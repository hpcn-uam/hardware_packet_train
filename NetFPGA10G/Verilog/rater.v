==> flow/design.v <==
`timescale 1ns / 1ps
module rater(
    input [31:0] limit,
    input clk,
    input reset,
    output reg generate_pulse,
	 output reg [31:0]generated_packets,
	 input my_reset
    );
reg [31:0] counter;
always @(posedge clk)
begin
	if(reset || my_reset)
	begin
			counter = 0;
			generated_packets =0;
	end
	else
	begin
			if(counter == limit )
			begin
				generate_pulse =1;
				counter =0;
				generated_packets = generated_packets +1;
			end
			else if(counter > limit)
			begin
				generate_pulse =0;
				counter =0;
			end
			else if(counter <limit)
			begin
					generate_pulse=0;
			end
						counter = counter +1;
	end
end  
endmodule
-- From RTL to reports: rater
Tool output for the design above, in the order of the flow.
Line numbers count from 1 in the design file above.
Cell names lack the library's common part.
Not given: n/a
- top module: rater
- clock port: clk
- library: sky130hd
- library corner: tt_025C_1v80

-- Word-level counts
Yosys after proc, flatten, opt, wreduce and memory -nomap, before mapping. Enables and synchronous resets that opt folds into registers are not counted as muxes. Memory bits, and registers merged into a memory's read port (data or address), are not among the register bits. Print and check cells are not counted. Equal cells are merged and count once.
- flip-flop bits (word level) at 65
- noted cells after elaboration: 14
- add/subtract/negate cells at 2
- magnitude comparators: 2
- equality and inequality tests: 1
- multiplexer cells: 5
- reduce/logical cells: 1
- operators by type and width (operator ; count):
    2-to-1 mux 32 bit ; 3
    adder 32 x 1 -> 32 bit with constant B ; 2
    greater-than comparator 32 bit ; 1
    less-than comparator 32 bit ; 1
    equality test 32 bit ; 1
    2-to-1 mux 1 bit ; 2
    logical OR 1 bit ; 1

-- Depth
Yosys ltp: most cells in a row. Word level: on the elaborated netlist, between registers, memories and ports. Mapped: between sequential cells and ports; inverters and the memories' decode and read muxes count.
- depth in word-level cells at 5
- ABC_AREA at 0
- noted gate-level depth with buffers: 15
- noted mapped depth without buffers: 14

-- After synthesis
Source: synth_stat.txt of the flow (Yosys; design flattened, memories mapped). It holds for the ABC_AREA given above (unset counts as 0); a run with the other value may have another netlist.
Totals and module areas in this step are rounded.
- cells by type (cell ; count):
    dfxtp_1 ; 64
    ha_1 ; 34
    xor2_1 ; 31
    nor2_1 ; 72
    xnor2_1 ; 22
    nand4_1 ; 30
    inv_1 ; 39
    nand2_1 ; 34
    nand3_1 ; 25
    a21oi_1 ; 21
    or3_1 ; 8
    o21ai_0 ; 9
    nor3_1 ; 8
    and3_1 ; 6
    and4_1 ; 4
    nor4_1 ; 5
    edfxtp_1 ; 1
    or4_1 ; 4
Not listed: further types 20, cells in them 32.
- noted cell count: 449
- mapped area: 3660 µm²
- mapped flip-flops: 65

-- Worst setup path after synthesis
Path of least setup slack by OpenSTA after synthesis, without wires, with an ideal clock, recovery checks aside; 20% of the period is set as input and as output delay. Where synthesis merged equal registers, the netlist keeps one of their names.
- path type: input -> register
- start: input limit[14]
- end: register counter[30]
- noted period: 3960 ps
- noted setup time: 115 ps
- launch time at the first pin: 792 ps
- noted data arrival time: 3615 ps
- required time: 3845 ps
- noted setup slack: 230 ps
- path delay at 2938 ps
- stages at 14
- path buffers: 0
- period reached after synthesis: 3730 ps
"path delay" = arrival - input delay + setup time.
"stages": output pins that drive a net of the path, with the launching flip-flop's if there is one; two outputs of one cell count as two.
"period reached after synthesis" is the clock period less the worst setup slack; recovery checks do not enter. This is arithmetic on one report: input and output delays are still those of the set period (20% each).
The rows between start and end are the longest chain of elaborated cells between them; the timing report does not say that the signal goes this way. Where chains are equally long, one stands for them.
Each line given opens the expression or statement behind the cell; cells for indexed reads and writes are added by Yosys, which also makes memories of some case tables.
At most two assigning lines are given for a register; there are more.
- path through: inv_1 -> ha_1 -> nand4_1 -> nor2_1 -> a221o_1 -> o31a_1 -> nor4_1 -> ha_1 -> nand3_1 -> nor4_1 -> o2111ai_1 -> nor2_1 -> xnor2_1 -> nor2_1
- cells in the longest elaborated chain: 5
- noted elaborated cells between the ends (all ways): 6
- RTL lines with such cells: 4
- those cells by class: add/sub: 1; compare: 1; eq/ne: 1; mux: 3
- ends and longest elaborated chain, post-synthesis (element ; RTL line ; source):
    start: declaration ; 3 ; input [31:0] limit,
    greater-than comparator 32 bit ; 26 ; else if(counter > limit)
    2-to-1 mux 32 bit ; 26 ;
    2-to-1 mux 32 bit ; 20 ; if(counter == limit )
    2-to-1 mux 32 bit ; 13 ; if(reset || my_reset)
    adder 32 x 1 -> 32 bit ; 35 ; counter = counter +1;
    end: assignment ; 29 ; counter =0;
    end: assignment ; 35 ;
    end: declaration ; 10 ; reg [31:0] counter;

Add stored flow runs of rater

Stored flow runs of rater (2 of them; Yosys, OpenROAD, sky130hd). They differ in their settings and are not a sequence. Constraints: input delay and output delay 20% of the set period each, output load 0.01 pF.

Run A

==> flow/run.sh <==
#!/bin/bash
# the make line also repeats the synthesis and layout settings of config.mk as NAME=value (left out here)
make -C /OpenROAD-flow-scripts/flow DESIGN_CONFIG=/design/flow/config.mk WORK_HOME=/design/flow/orfs CLKGATE_MAP_FILE= finish
==> flow/config.mk <==
export PLATFORM = sky130hd
export DESIGN_NAME = rater
export DESIGN_NICKNAME = rater
export VERILOG_FILES = /design/flow/design.v
export SDC_FILE = /design/flow/constraint.sdc
export NUM_CORES = 4
export LEC_CHECK = 0
export CAP_MARGIN = 20
export CELL_PAD_IN_SITES_DETAIL_PLACEMENT = 1
export CORE_ASPECT_RATIO = 0.65
export CORE_MARGIN = 2
export CORE_UTILIZATION = 58
export CTS_CLUSTER_DIAMETER = 395
export GPL_ROUTABILITY_DRIVEN = 1
export PLACE_DENSITY_LB_ADDON = 0.03
export SLEW_MARGIN = 10
==> flow/constraint.sdc <==
create_clock -name core_clock -period 3.96 [get_ports {clk}]
set_input_delay 0.7920 -clock core_clock [delete_from_list [all_inputs] [get_ports {clk}]]
set_output_delay 0.7920 -clock core_clock [all_outputs]
set_load 0.01 [all_outputs]

Run A: incomplete, placement halted on DPL-0033.

Run B

==> flow/run.sh <==
#!/bin/bash
# the make line also repeats the synthesis and layout settings of config.mk as NAME=value (left out here)
make -C /OpenROAD-flow-scripts/flow DESIGN_CONFIG=/design/flow/config.mk WORK_HOME=/design/flow/orfs CLKGATE_MAP_FILE= finish
==> flow/config.mk <==
export PLATFORM = sky130hd
export DESIGN_NAME = rater
export DESIGN_NICKNAME = rater
export VERILOG_FILES = /design/flow/design.v
export SDC_FILE = /design/flow/constraint.sdc
export NUM_CORES = 4
export LEC_CHECK = 0
export ABC_AREA = 1
export CAP_MARGIN = 20
export CELL_PAD_IN_SITES_DETAIL_PLACEMENT = 1
export CELL_PAD_IN_SITES_GLOBAL_PLACEMENT = 0
export CORE_MARGIN = 6
export CORE_UTILIZATION = 52
export GPL_ROUTABILITY_DRIVEN = 1
export HOLD_SLACK_MARGIN = 0.08
export PLACE_DENSITY_LB_ADDON = 0.28
export SLEW_MARGIN = 5
export TNS_END_PERCENT = 5
==> flow/constraint.sdc <==
create_clock -name core_clock -period 4.25 [get_ports {clk}]
set_input_delay 0.8500 -clock core_clock [delete_from_list [all_inputs] [get_ports {clk}]]
set_output_delay 0.8500 -clock core_clock [all_outputs]
set_load 0.01 [all_outputs]

Run B: incomplete, clock tree synthesis halted on DPL-0033.
